==> flow/design.v <==
`timescale 1ns / 1ps
module x7Seg_Counter_Controlled(
                                 input en,
                                 input clk,
                                 input clr,
                                 output reg [6:0] a_to_g,
                                 output reg [7:0] AN,
                                 output wire DP
                                );
                                parameter incrRate = 50000000;         
                                parameter refreshRate = 6250;          
                                reg [2:0] select;
                                wire [7:0] AN_en;
                                reg [26:0] count;
                                reg [12:0] refreshCount;
                                reg [3:0] digit;
                                reg [31:0] x;
                                assign DP = 1'b1;                
                                assign AN_en = 8'b11111111;
                                always @ (posedge clk or posedge clr)
                                begin
                                    if (clr)
                                    begin
                                        x[3:0] <= 0;
                                        x[31:28] <= 0;
                                        count <= 0;
                                    end
                                    else
                                        if (en)
                                        begin
                                            count <=  count + 1;
                                            if (count == incrRate)
                                            begin
                                                if (x[3:0] == 9 && x[31:28] == 9)
                                                begin
                                                    x[3:0] <= 0;
                                                    x[31:28] <= 0;
                                                end
                                                if (x[3:0] == 9 && x[31:28] != 9)
                                                begin
                                                    x[3:0] <= 0;
                                                    x[31:28] <= x[31:28] + 1;
                                                end
                                                if (x[3:0] != 9)
                                                    x[3:0] <= x[3:0] + 1;
                                                count <= 0;
                                            end
                                        end
                                        else
                                        begin
                                            x[3:0] <= x[3:0];
                                            x[31:28] <= x[31:28];
                                        end
                                end
                                always @ (posedge clk)
                                begin
                                    case (select)
                                        0: digit <= x[3:0];      
                                        1: digit <= x[7:4];      
                                        2: digit <= x[11:8];
                                        3: digit <= x[15:12];
                                        4: digit <= x[19:16];
                                        5: digit <= x[23:20];
                                        6: digit <= x[27:24];
                                        7: digit <= x[31:28];    
                                        default: digit <= x[3:0];
                                    endcase
                                end
                                always @ (digit)
                                begin
                                    case (digit)
                                        0:a_to_g = 7'b0000001;
                                        1:a_to_g = 7'b1001111;
                                        2:a_to_g = 7'b0010010;
                                        3:a_to_g = 7'b0000110;
                                        4:a_to_g = 7'b1001100;
                                        5:a_to_g = 7'b0100100;
                                        6:a_to_g = 7'b0100000;
                                        7:a_to_g = 7'b0001111;
                                        8:a_to_g = 7'b0000000;
                                        9:a_to_g = 7'b0000100;
                                        'hA:a_to_g = 7'b0001000;     
                                        'hB:a_to_g = 7'b1100000;
                                        'hC:a_to_g = 7'b0110001;
                                        'hD:a_to_g = 7'b1000010;
                                        'hE:a_to_g = 7'b0110000;
                                        'hF:a_to_g = 7'b0111000;
                                        default: a_to_g = 7'b0000001;
                                    endcase
                                end
                                always @(*)
                                begin
                                    AN=8'b11111111;
                                    if(AN_en[select] == 1 && (select == 0 || select == 7))
                                        AN[select] = 0;
                                end
                                always @(posedge clk)
                                begin
                                    refreshCount = refreshCount + 1;
                                    if (refreshCount == refreshRate)
                                        select = select + 1;
                                end
endmodule
### Tool chain data of x7Seg_Counter_Controlled

Tool output for the design above, in the order of the flow.
Lines are those of the file above, counted from 1.
Library cell names are shortened.
A cell with -- has no value.

| design | value |
|---|---|
| design top | x7Seg_Counter_Controlled |
| clock port | clk |
| library | sky130hd |
| timing corner | tt_025C_1v80 |

### Word level

Counts by Yosys on the flattened word-level netlist (proc, flatten, opt, wreduce; memories kept). Register bits leave out memories and registers merged into their read ports (data or address). Print and check cells are left out. Cells with the same type and inputs are merged into one.
Memory sizes are those after Yosys's memory passes, which may raise the word count (mostly to a power of two), join words into wider ones and drop unused or constant bits.

| bit counts | value |
|---|---|
| clocked read ports x word width | 7 |
| bits in read-only memories | 112 |
| memories | 1 |
| output and inout bits | 16 |
| bits in registers | 51 |

Memories:

| memory | words | bits a word | read ports | write ports | line | source |
|---|---|---|---|---|---|---|
| (name not given) | 16 | 7 | 1 | 0 | 71 | `case (digit)` |

| operators by class | value |
|---|---|
| eq/ne operators | 13 |
| bitwise gates (word level) | 2 |
| mux-type cells | 7 |
| $add $sub $neg | 6 |
| shift operators | 3 |
| reduce/logical cells | 9 |

Operator list:

| kind | count |
|---|---|
| parallel mux 4 bit (select 8 bit) | 1 |
| adder 27 x 1 -> 27 bit (second input constant) | 1 |
| equality test 27 x 26 -> 1 bit (second input constant) | 1 |
| 2-to-1 mux 27 bit | 1 |
| variable shift 1 x 4 -> 8 bit (first input constant) | 2 |
| 2-to-1 mux 4 bit | 4 |
| adder 13 x 1 -> 13 bit (second input constant) | 1 |
| equality test 13 bit (second input constant) | 1 |
| equality test 3 bit (second input constant) | 4 |
| adder 4 x 1 -> 4 bit (second input constant) | 2 |
| equality test 4 bit (second input constant) | 2 |
| != test 4 bit (second input constant) | 2 |
| indexed select 8 x 3 -> 1 bit (first input constant) | 1 |
| bitwise OR 8 bit | 1 |
| NOT 8 bit | 1 |
| 2-to-1 mux 8 bit | 1 |
| equality test 3 x 2 -> 1 bit (second input constant) | 2 |
| AND reduction 3 bit | 2 |
| negation 3 -> 4 bit | 1 |
| logical AND 1 bit | 3 |
| adder 3 x 1 -> 3 bit (second input constant) | 1 |
| equality test 3 x 1 -> 1 bit (second input constant) | 1 |
| zero test 3 bit | 1 |
| nonzero test 3 bit | 1 |
| nonzero test 2 bit | 1 |
| logical OR 1 bit | 1 |

### Logic depth

Depth = most cells in a row (Yosys ltp): at word level without a register or memory, in the mapped netlist without a sequential cell, where the memories' decode and read muxes count.

| logic depth | value |
|---|---|
| depth in word-level cells | 5 |
| ABC_AREA | 0 |
| mapped depth | 10 |
| gate-level depth less buffers | 9 |

### Synthesis result

Yosys stat after the flow's synthesis: flattened, memories mapped to cells. It holds for the ABC_AREA given above (unset counts as 0); a run with the other value may have another netlist.
Totals and module areas in this step are rounded.

Cells by type:

| cell | count | area in all (µm²) |
|---|---|---|
| dfrtp_1 | 35 | 875.84 |
| dfxtp_1 | 20 | 400.384 |
| ha_1 | 17 | 212.704 |
| xnor2_1 | 19 | 166.41 |
| xor2_1 | 17 | 148.893 |
| nand2_1 | 29 | 108.854 |
| nor2_1 | 29 | 108.854 |
| nand4_1 | 17 | 106.352 |
| edfxtp_1 | 3 | 90.086 |
| mux2i_1 | 8 | 80.077 |
| nand3_1 | 14 | 70.067 |
| mux2_2 | 6 | 67.565 |
| inv_1 | 17 | 63.811 |
| and4_1 | 5 | 43.792 |
| o21ai_0 | 8 | 40.038 |
| nor3_1 | 5 | 25.024 |
| a21oi_1 | 4 | 20.019 |
| a32o_1 | 2 | 20.019 |

Not listed: further types 31, cells in them 53.

| mapped netlist | value |
|---|---|
| buffer cells | 10 |
| standard cells after synthesis | 308 |
| area of sequential cells | 0.00137 mm² |
| mapped area | 0.00303 mm² |
| flip-flop cells | 58 |

### Path before layout

Source: OpenSTA report_checks on the synthesized netlist (no wires, ideal clock, input and output delay 20% of the period each), path of least setup slack; recovery checks are left aside. Register names are those of the netlist, which keeps one name where synthesis merged equal registers.

| timing path after synthesis | value |
|---|---|
| path type | register to register |
| from | reg refreshCount[0] |
| to | reg select[0] |
| arrival time | 1.957 ns |
| stages | 7 |
| path delay | 2.311 ns |
| path slack | 1.109 ns |
| launch time at the first pin | 0.000 ns |
| period | 3.42 ns |
| path buffers | 0 |
| library setup time | 0.354 ns |
| period reached after synthesis | 2.311 ns |

"path delay" is the arrival time less input delay plus setup time.
"stages": output pins that drive a net of the path, with the launching flip-flop's if there is one; two outputs of one cell count as two.
"period reached after synthesis" = period - worst setup slack (recovery checks aside). The figure is calculated, with input and output delays left at 20% of the set period.
Between the ends stands the longest chain of elaborated cells between them, by number of cells; it is not shown to be the way that was timed. Of several equally long chains one is given.
Each line given opens the expression or statement behind the cell; cells for indexed reads and writes are added by Yosys, which also makes memories of some case tables.

| between the ends, after synthesis | value |
|---|---|
| cells stage by stage | dfxtp_1 -> ha_1 -> nand4_1 -> nor2_1 -> xnor2_1 -> or4b_2 -> a211oi_1 |
| cells in the longest elaborated chain | 2 |
| elaborated cells on any way between the ends | 2 |
| RTL lines with such cells | 2 |
| classes of those cells | add/sub: 1; eq/ne: 1 |

Ends and longest elaborated chain, after synthesis:

| what | line | source |
|---|---|---|
| start, declared | 15 | `reg [12:0] refreshCount;` |
| start, assigned | 99 | `refreshCount = refreshCount + 1;` |
| adder 13 x 1 -> 13 bit | 99 |  |
| equality test 13 bit | 100 | `if (refreshCount == refreshRate)` |
| end, assigned | 101 | `select = select + 1;` |
| end, declared | 12 | `reg [2:0] select;` |

### Path in the finished layout

Path of least setup slack in the final report of entry B (OpenROAD, finished layout, wires in). Where an end is a register, its clock arrival counts in the times.

| timing path post-layout | value |
|---|---|
| path type | register to output |
| from | reg select[0] |
| to | out AN[5] |
| path slack | 0.06 ns |
| path buffers | 2 |
| period | 2.43 ns |
| arrival time | 1.88 ns |
| launch time at the first pin | 0.32 ns |
| external output delay | 0.49 ns |
| stages | 7 |

| between the ends, post-layout | value |
|---|---|
| cells stage by stage | edfxtp_1 -> ha_2 -> buf_4 -> nand2_1 -> mux2i_1 -> nand2_1 -> clkdlybuf4s50_1 |

Ends and longest elaborated chain, post-layout:

| what | line | source |
|---|---|---|
| start, declared | 12 | `reg [2:0] select;` |
| start, assigned | 101 | `select = select + 1;` |
| end, declared | 7 | `output reg [7:0] AN,` |

No chain of elaborated cells between the ends is given.

Subject: x7Seg_Counter_Controlled on sky130hd, stored results

Hello all,

Design x7Seg_Counter_Controlled on sky130hd. What follows are 2 stored runs of the flow, each under its own settings; their order means nothing. The constraints put input and output delay at 20% of the set period each and load the outputs with 0.01 pF.
"period achieved" = clock period - worst setup slack. The figure is calculated, with input and output delays left at 20% of the set period.
"time of the worst setup path" = time allowed to the worst setup path (clock period - input delay - output delay, where it has them) - its slack; a late launch clock adds to it, a late capture clock takes from it.
Measured values are rounded.
A setting shown as - is not set for that run.
Results: - = not shown.

| item | entry A | entry B |
|---|---|---|
| period_ns | 2.16 | 2.43 |
| CORE_UTILIZATION | 61 | 25 |
| PLACE_DENSITY | 0.87 | - |
| CORE_ASPECT_RATIO | 1.56 | - |
| CORE_MARGIN | 5 | 2 |
| CELL_PAD_IN_SITES_GLOBAL_PLACEMENT | 2 | - |
| TNS_END_PERCENT | 90 | - |
| CTS_CLUSTER_SIZE | 59 | - |
| CTS_CLUSTER_DIAMETER | 184 | - |
| MIN_ROUTING_LAYER | met2 | - |
| CAP_MARGIN | 20 | 20 |
| SLEW_MARGIN | 20 | 20 |
| netlist area reported by Yosys (mm²) | - | 0.00303 |
| total die area (mm²) | - | 0.013 |
| standard-cell area after routing (mm²) | - | 0.0038 |
| worst setup slack after layout (ns) | - | 0.062 |
| period achieved (ns) | - | 2.368 |
| time of the worst setup path (ns) | - | 1.88 |
| class of the worst setup path | - | register to output |

Entry A: no results, placement failed with GPL-0301

Thanks
